==> flow/design.v <==
module subtractor #(
    parameter WIDTH = 4
)
(
    input wire signed [WIDTH-1:0] i_a,
    input wire signed [WIDTH-1:0] i_b,
    output reg signed [WIDTH-1:0] o_y,
    output reg                    o_overflow,
    output reg                    o_err              
);
    always @(*) begin
        o_y = 0;
        o_y = i_a - i_b;
        o_overflow = (i_a[WIDTH-1] != i_b[WIDTH-1]) && (i_a[WIDTH-1] != o_y[WIDTH-1]);
        o_err = 1'b0;
    end
endmodule
module nand_gate #(
    parameter WIDTH = 4
)
(
    input wire signed [WIDTH-1:0] i_a,
    input wire signed [WIDTH-1:0] i_b,
    output reg signed [WIDTH-1:0] o_y,
    output reg                    o_overflow,    
    output reg                    o_err          
);
    always @(*) begin
        o_y = 0;
        o_y = ~(i_a & i_b);                  
        o_overflow = 1'b0;
        o_err = 1'b0;
    end
endmodule
module starting_ones #(
    parameter WIDTH = 4
)
(
    input wire        [WIDTH-1:0] i_a,
    input wire        [WIDTH-1:0] i_b,
    output reg signed [WIDTH-1:0] o_y,
    output reg                    o_overflow, 
    output reg                    o_err              
);
    reg [WIDTH+WIDTH-1:0] c;
    integer i;
    integer count;
    integer break;
    always @(*) begin
        o_y = 0;
        c = {i_b, i_a};
        count = 0;
        break = 0;
        for (i = WIDTH+WIDTH-1; i >= 0; i = i-1) begin
            if ((break == 0) && (c[i] == 1)) begin
                count = count + 1;
            end
            else begin
                break = 1;
            end
        end
        o_overflow = (count > (2**WIDTH-1)) ? 1'b1 : 1'b0;
        o_err = 1'b0;
        o_y = count;
    end
endmodule
module onehot2u2_decoder #(
    parameter LEN = 8,
    parameter WIDTH = 4
)
(
    input wire [LEN-1:0] i_a_oh,
    input wire [LEN-1:0] i_b_oh,
    output reg signed [WIDTH-1:0] o_y_u2,
    output reg             o_overflow,
    output reg             o_err
);
    reg s_was1;
    integer i;
    integer posit;
    reg [LEN+LEN-1:0] i_onehot;
    always @(*) begin
        o_y_u2 = 0;
        o_overflow = 1'b0;
        o_err   = 1'b0;
        s_was1  = 1'b0;
        posit     = 0;
        i_onehot = {i_b_oh, i_a_oh};
        for (i=0; i < (LEN+LEN); i = i+1)
            if (i_onehot[i] == 1'b1)
                if (s_was1)
                    o_err = 1'b1;            
                else
                begin
                    s_was1 = 1'b1;
                    posit = i;              
                end
        o_overflow = (posit > (2**WIDTH-1)) ? 1'b1 : 1'b0;
        o_y_u2 = posit[WIDTH-1:0];
    end
endmodule
module TOP #(
    parameter WIDTH = 4,
    parameter LEN = 4
)
(
    input wire signed [WIDTH-1 : 0]    i_arg0,
    input wire signed [WIDTH-1 : 0]    i_arg1,
    input wire [1:0]                   i_oper,
    input wire                         i_clk,
    input wire                         i_rstn,
    output reg [3:0]                   o_flag,
    output reg signed [WIDTH-1 : 0]    o_result
);
    wire signed [WIDTH-1:0] sub_result, nand_result, oh_result, decoder_result;
    wire sub_overflow, sub_err;
    wire nand_overflow, nand_err;
    wire oh_overflow, oh_err;
    wire decoder_overflow, decoder_err;
    reg temp_overflow, temp_err, temp_neg, temp_pos;
    reg signed [WIDTH-1:0] o_result_next;
    reg [3:0] o_flag_next;
    subtractor #(.WIDTH(WIDTH))
    u_subtractor
    (
        .i_a(i_arg0),
        .i_b(i_arg1),
        .o_y(sub_result),
        .o_overflow(sub_overflow),
        .o_err(sub_err)
    );
    nand_gate #(.WIDTH(WIDTH))
    u_nand_gate
    (
        .i_a(i_arg0),
        .i_b(i_arg1),
        .o_y(nand_result),
        .o_overflow(nand_overflow),
        .o_err(nand_err)
    );
    starting_ones #(.WIDTH(WIDTH))
    u_starting_ones
    (
        .i_a(i_arg0),
        .i_b(i_arg1),
        .o_y(oh_result),
        .o_overflow(oh_overflow),
        .o_err(oh_err)
    );
    onehot2u2_decoder #(.LEN(LEN), .WIDTH(WIDTH))
    u_decoder
    (
        .i_a_oh(i_arg0),
        .i_b_oh(i_arg1),
        .o_y_u2(decoder_result),
        .o_overflow(decoder_overflow),
        .o_err(decoder_err)
    );
    always @(*) begin
        o_result_next = 0;
        temp_overflow = 0;
        temp_err = 0;
        temp_neg = 0;
        temp_pos = 0;
        case(i_oper)
            2'b00: begin
                o_result_next = sub_result;
                temp_overflow = sub_overflow;
                temp_err = sub_err;
            end
            2'b01: begin
                o_result_next = nand_result;
                temp_overflow = nand_overflow;
                temp_err = nand_err;                
            end
            2'b10: begin
                o_result_next = oh_result;
                temp_overflow = oh_overflow;
                temp_err = oh_err;                                
            end
            2'b11: begin
                o_result_next = decoder_result;
                temp_overflow = decoder_overflow;
                temp_err = decoder_err;                                
            end
        endcase
    temp_pos = ~o_result_next[WIDTH-1] & (o_result_next != 0);
    temp_neg = o_result_next[WIDTH-1] & (o_result_next != 0);
    o_flag_next[0] = temp_err;
    o_flag_next[1] = temp_neg;
    o_flag_next[2] = temp_pos;
    o_flag_next[3] = temp_overflow;
    end
    always @(posedge i_clk or negedge i_rstn)
        if (i_rstn == 0) begin
            o_result <= 0;
            o_flag <= 0;
        end
        else begin
            o_result <= o_result_next;
            o_flag <= o_flag_next;
        end
endmodule
# --- From RTL to reports: TOP ---
# The steps from the RTL of TOP to its reports follow in flow order.
# Lines are those of the file above, counted from 1.
# Operators: Yosys type, input widths -> output width; for muxes data width and select width s.
# Library cell names are shortened.
setup:
  design: "TOP"
  clock_port: "i_clk"
  library: "sky130hd"
  pvt_corner: "tt_025C_1v80"

# --- Word level ---
# Yosys after proc, flatten, opt, wreduce and memory -nomap, before mapping. Enables and synchronous resets that opt folds into registers are not counted as muxes. Memory bits, and registers merged into a memory's read port (data or address), are not among the register bits. Print and check cells are not counted. Equal cells are merged and count once.
op_classes:
  reduce_and_logical: 18
  n_div: 0
  shifts: 0
  mux: 55
  bitwise: 5
  n_eq: 5
  n_cmp: 2
  multipliers: 0
  add_sub_neg: 8
ops:
  columns: ["operator", "n"]
  rows:
  - ["$mux 32", 26]
  - ["$add 32x2->32 const B", 7]
  - ["$logic_not 32->1", 7]
  - ["$gt 32x5->1 const B", 2]
  - ["$mux 1", 26]
  - ["$pmux 4 s4", 1]
  - ["$logic_and 1x1->1", 8]
  - ["$eq 2x2->1 const B", 2]
  - ["$sub 4x4->4", 1]
  - ["$and 4x4->4", 1]
  - ["$not 4->4", 1]
  - ["$reduce_bool 4->1", 1]
  - ["$pmux 1 s4", 1]
  - ["$reduce_or 3->1", 1]
  - ["$ne 1x1->1", 2]
  - ["$and 1x1->1", 2]
  - ["$eq 2x1->1 const B", 1]
  - ["$logic_not 2->1", 1]
  - ["$pmux 1 s2", 1]
  - ["$not 1->1", 1]
bits:
  latch_bits: 0
  elab_cells: 95
  output_inout_bits: 8
  n_memories: 0
  rom_bits: 0
  register_bits: 8
  inputBits: 12
  clocked_rd_ports_x_width: 0
  ramBits: 0

# --- Logic depth ---
# Yosys ltp: most cells in a row. Word level: on the elaborated netlist, between registers, memories and ports. Mapped: between sequential cells and ports; inverters and the memories' decode and read muxes count.
depth:
  depth_word: 25
  ABC_AREA: 0
  ltp_mapped: 25

# --- After synthesis ---
# Source: synth_stat.txt of the flow (Yosys; design flattened, memories mapped). It holds for the ABC_AREA given above (unset counts as 0); a run with the other value may have another netlist.
# Totals and module areas in this step are rounded.
synth_totals:
  area_um2: 1130
  flip_flops: 8
  buf_cells: 10
  mapped_cells: 142
  seqArea_um2: 200
by_type:
  columns: ["cell_type", "n"]
  rows:
  - ["dfrtp_1", 8]
  - ["ha_1", 12]
  - ["a21oi_1", 10]
  - ["o21ai_0", 9]
  - ["nor2_1", 11]
  - ["inv_1", 10]
  - ["nand2_1", 10]
  - ["xnor2_1", 4]
  - ["clkbuf_1", 8]
  - ["mux2i_1", 3]
  - ["xor3_1", 1]
  - ["or4_1", 3]
  - ["xnor3_1", 1]
  - ["a21bo_2", 2]
  - ["fa_1", 1]
  - ["maj3_1", 2]
  - ["nand3_1", 4]
  - ["a31oi_1", 3]
# Not listed: further types 27, cells in them 40.
# By module: a second synthesis without flattening, with its own total; a netlist apart from the flattened one above.
unflattened:
  hier_cells: 130
  area_unflattened_um2: 1170
# Each row is one instance without its submodules.
modules:
  columns: ["mod", "instances", "mod_area_um2", "cells", "seq_area_um2"]
  rows:
  - ["starting_ones #(WIDTH=4)", 1, 419, 60, 0.0]
  - ["TOP", 1, 402, 19, 200]
  - ["onehot2u2_decoder", 1, 159, 24, 0.0]
  - ["subtractor #(WIDTH=4)", 1, 154, 20, 0.0]
  - ["nand_gate #(WIDTH=4)", 1, 33.8, 7, 0.0]

# --- Path before layout ---
# OpenSTA on the mapped netlist: ideal clock, no wires. The path of least setup slack (recovery checks aside). Input and output delay are each 20% of the period. Register names are those of the netlist, which keeps one name where synthesis merged equal registers.
synth_timing:
  kind: "input to register"
  start: "input port i_arg1[1]"
  end: "register o_flag[2]"
  slack_ps: 721
  delay_ps: 4126
  required_time_ps: 5940
  t_first_pin_ps: 1212
  arrival_time_ps: 5218
  setup_ps: 120
  path_buffers: 1
  path_stages: 25
  period_ps: 6060
  period_less_setup_slack_ps: 5339
# "delay_ps" is the arrival time less input delay plus setup time.
# "path_stages": output pins that drive a net of the path, with the launching flip-flop's if there is one; two outputs of one cell count as two.
# "period_less_setup_slack_ps" is the clock period less the worst setup slack; recovery checks do not enter. This is arithmetic on one report: input and output delays are still those of the set period (20% each).
# The rows between start and end are the longest chain of elaborated cells between them; the timing report does not say that the signal goes this way. Where chains are equally long, one stands for them.
# Each line given opens the expression or statement behind the cell; cells for indexed reads and writes are added by Yosys, which also makes memories of some case tables.
synth_via:
  path_cell_list: "clkbuf_1 inv_1 a21boi_0 ha_1 inv_1 a31oi_1 ha_1 nand2_1 a21oi_1 ha_1 mux2_2 nand2_1 a21oi_1 ha_1 mux2i_1 a21oi_1 nor2_1 nor2_1 ha_1 a21bo_2 a21oi_1 xnor3_1 o21ai_1 or3_1 o211a_1"
  elab_chain_len: 20
  cells_between: 41
  cone_classes: "add/sub (6); mux (19); logic (4); reduce/logical (12)"
synth_lines:
  columns: ["element", "line", "source"]
  rows:
  - ["start, declared", 108, "input wire signed [WIDTH-1 : 0]    i_arg1,"]
  - ["$logic_and 1x1->1", 55, "if ((break == 0) && (c[i] == 1)) begin"]
  - ["$mux 32", 55, null]
  - ["$logic_not 32->1", 55, null]
  - ["$logic_and 1x1->1", 55, null]
  - ["$mux 32", 55, null]
  - ["$logic_not 32->1", 55, null]
  - ["$logic_and 1x1->1", 55, null]
  - ["[... 6 more ...]", null, null]
  - ["$mux 32", 55, null]
  - ["$logic_not 32->1", 55, null]
  - ["$logic_and 1x1->1", 55, null]
  - ["$mux 32", 55, null]
  - ["$pmux 4 s4", 165, "case(i_oper)"]
  - ["$reduce_bool 4->1", 187, "temp_pos = ~o_result_next[WIDTH-1] & (o_result_next != 0);"]
  - ["$and 1x1->1", 187, null]
  - ["end, assigned", 197, "o_flag <= 0;"]
  - ["end, assigned", 201, "o_flag <= o_flag_next;"]
  - ["end, declared", 112, "output reg [3:0]                   o_flag,"]
# Some nets on the timed path still bear RTL names; the line given drives or declares the net.
synth_nets:
  columns: ["net", "line"]
  rows:
  - ["o_result_next[2]", 165]

# --- Worst path after layout ---
# Path of least setup slack in the final report of run 2 (OpenROAD, finished layout, wires in). Where an end is a register, its clock arrival counts in the times.
# The path's times are printed in steps of 10 ps; the period is the one set.
layout_timing:
  kind: "input to register"
  start: "input port i_arg1[3]"
  end: "register o_flag[2]"
  period_ps: 7370
  setup_ps: 110
  path_buffers: 1
  slack_ps: 1100
  path_stages: 25
  arrival_time_ps: 6370
  t_first_pin_ps: 1470
  required_time_ps: 7470
# The rows between start and end are the longest chain of elaborated cells between them; the timing report does not say that the signal goes this way. Where chains are equally long, one stands for them.
layout_via:
  path_cell_list: "clkdlybuf4s50_1 nand2_1 inv_1 ha_1 inv_1 a31oi_1 ha_1 nand2_1 a21oi_1 ha_1 mux2_2 nand2_1 a21oi_1 ha_1 mux2i_1 a21oi_1 nor2_1 nor2_1 ha_1 a21bo_2 a21oi_1 xnor3_1 o21ai_1 or3_1 o211a_1"
  elab_chain_len: 25
  cells_between: 44
  cone_classes: "add/sub (8); mux (17); logic (4); reduce/logical (15)"
layout_lines:
  columns: ["element", "line", "source"]
  rows:
  - ["start, declared", 108, "input wire signed [WIDTH-1 : 0]    i_arg1,"]
  - ["$mux 1", 55, "if ((break == 0) && (c[i] == 1)) begin"]
  - ["$logic_not 32->1", 55, null]
  - ["$logic_and 1x1->1", 55, null]
  - ["$mux 32", 55, null]
  - ["$logic_not 32->1", 55, null]
  - ["$logic_and 1x1->1", 55, null]
  - ["$mux 32", 55, null]
  - ["[... 11 more ...]", null, null]
  - ["$mux 32", 55, null]
  - ["$logic_not 32->1", 55, null]
  - ["$logic_and 1x1->1", 55, null]
  - ["$mux 32", 55, null]
  - ["$pmux 4 s4", 165, "case(i_oper)"]
  - ["$reduce_bool 4->1", 187, "temp_pos = ~o_result_next[WIDTH-1] & (o_result_next != 0);"]
  - ["$and 1x1->1", 187, null]
  - ["end, assigned", 197, "o_flag <= 0;"]
  - ["end, assigned", 201, "o_flag <= o_flag_next;"]
  - ["end, declared", 112, "output reg [3:0]                   o_flag,"]
# Some nets on the timed path still bear RTL names; the line given drives or declares the net.
layout_nets:
  columns: ["net", "line"]
  rows:
  - ["o_result_next[2]", 165]

Ticket comment

Module TOP, platform sky130hd: 2 stored runs of the flow (Yosys, OpenROAD) with differing settings, in no particular order. Input and output delays are each 20% of the period that was set; the output load is 0.01 pF.
"critical_path_time_ps" means the part of the period allowed to the worst setup path (the constraints hold back 20% at inputs and 20% at outputs) less its slack; where the path has registers, the arrival times of their clocks count too.
"final_power_uw" rests on the timing tool's default activity at the inputs, not on a simulated workload.
"critical_path_time_ps" is known to 10 ps.
The results are shown rounded.

--- run 1 ---
==> flow/run.sh <==
#!/bin/bash
# the make line also repeats the synthesis and layout settings of config.mk as NAME=value (left out here)
make -C /OpenROAD-flow-scripts/flow DESIGN_CONFIG=/design/flow/config.mk WORK_HOME=/design/flow/orfs CLKGATE_MAP_FILE= finish
==> flow/config.mk <==
export PLATFORM = sky130hd
export DESIGN_NAME = TOP
export DESIGN_NICKNAME = TOP
export VERILOG_FILES = /design/flow/design.v
export SDC_FILE = /design/flow/constraint.sdc
export NUM_CORES = 4
export LEC_CHECK = 0
export CAP_MARGIN = 40
export CELL_PAD_IN_SITES_DETAIL_PLACEMENT = 0
export CELL_PAD_IN_SITES_GLOBAL_PLACEMENT = 3
export CORE_ASPECT_RATIO = 0.73
export CORE_MARGIN = 2
export CORE_UTILIZATION = 49
export CTS_CLUSTER_SIZE = 75
export MAX_ROUTING_LAYER = met4
export PLACE_DENSITY_LB_ADDON = 0.13
export SETUP_SLACK_MARGIN = 2.12
export SLEW_MARGIN = 20
==> flow/constraint.sdc <==
create_clock -name core_clock -period 8.63 [get_ports {i_clk}]
set_input_delay 1.7260 -clock core_clock [delete_from_list [all_inputs] [get_ports {i_clk}]]
set_output_delay 1.7260 -clock core_clock [all_outputs]
set_load 0.01 [all_outputs]

==> results, as YAML <==
outcome: "stopped before the end: placement reported FLW-0024"

--- run 2 ---
==> flow/run.sh <==
#!/bin/bash
# the make line also repeats the synthesis and layout settings of config.mk as NAME=value (left out here)
make -C /OpenROAD-flow-scripts/flow DESIGN_CONFIG=/design/flow/config.mk WORK_HOME=/design/flow/orfs CLKGATE_MAP_FILE= finish
==> flow/config.mk <==
export PLATFORM = sky130hd
export DESIGN_NAME = TOP
export DESIGN_NICKNAME = TOP
export VERILOG_FILES = /design/flow/design.v
export SDC_FILE = /design/flow/constraint.sdc
export NUM_CORES = 4
export LEC_CHECK = 0
export ABC_AREA = 0
export CAP_MARGIN = 20
export CELL_PAD_IN_SITES_GLOBAL_PLACEMENT = 3
export CORE_ASPECT_RATIO = 1.57
export CORE_MARGIN = 9
export CORE_UTILIZATION = 36
export GPL_ROUTABILITY_DRIVEN = 1
export HOLD_SLACK_MARGIN = -0.09
export MAX_ROUTING_LAYER = met5
export MIN_ROUTING_LAYER = met1
export SETUP_SLACK_MARGIN = -0.27
export SLEW_MARGIN = 20
==> flow/constraint.sdc <==
create_clock -name core_clock -period 7.37 [get_ports {i_clk}]
set_input_delay 1.4740 -clock core_clock [delete_from_list [all_inputs] [get_ports {i_clk}]]
set_output_delay 1.4740 -clock core_clock [all_outputs]
set_load 0.01 [all_outputs]

==> results, as YAML <==
results:
  critical_path_time_ps: 4800
  critical_path_type: "input to register"
  fin_tns_ps: 0
  synthArea_um2: 1130
  die_footprint_um2: 5540
  final_power_uw: 170
  final_cell_area_um2: 1390
  setup_worst_slack_ps: 1100
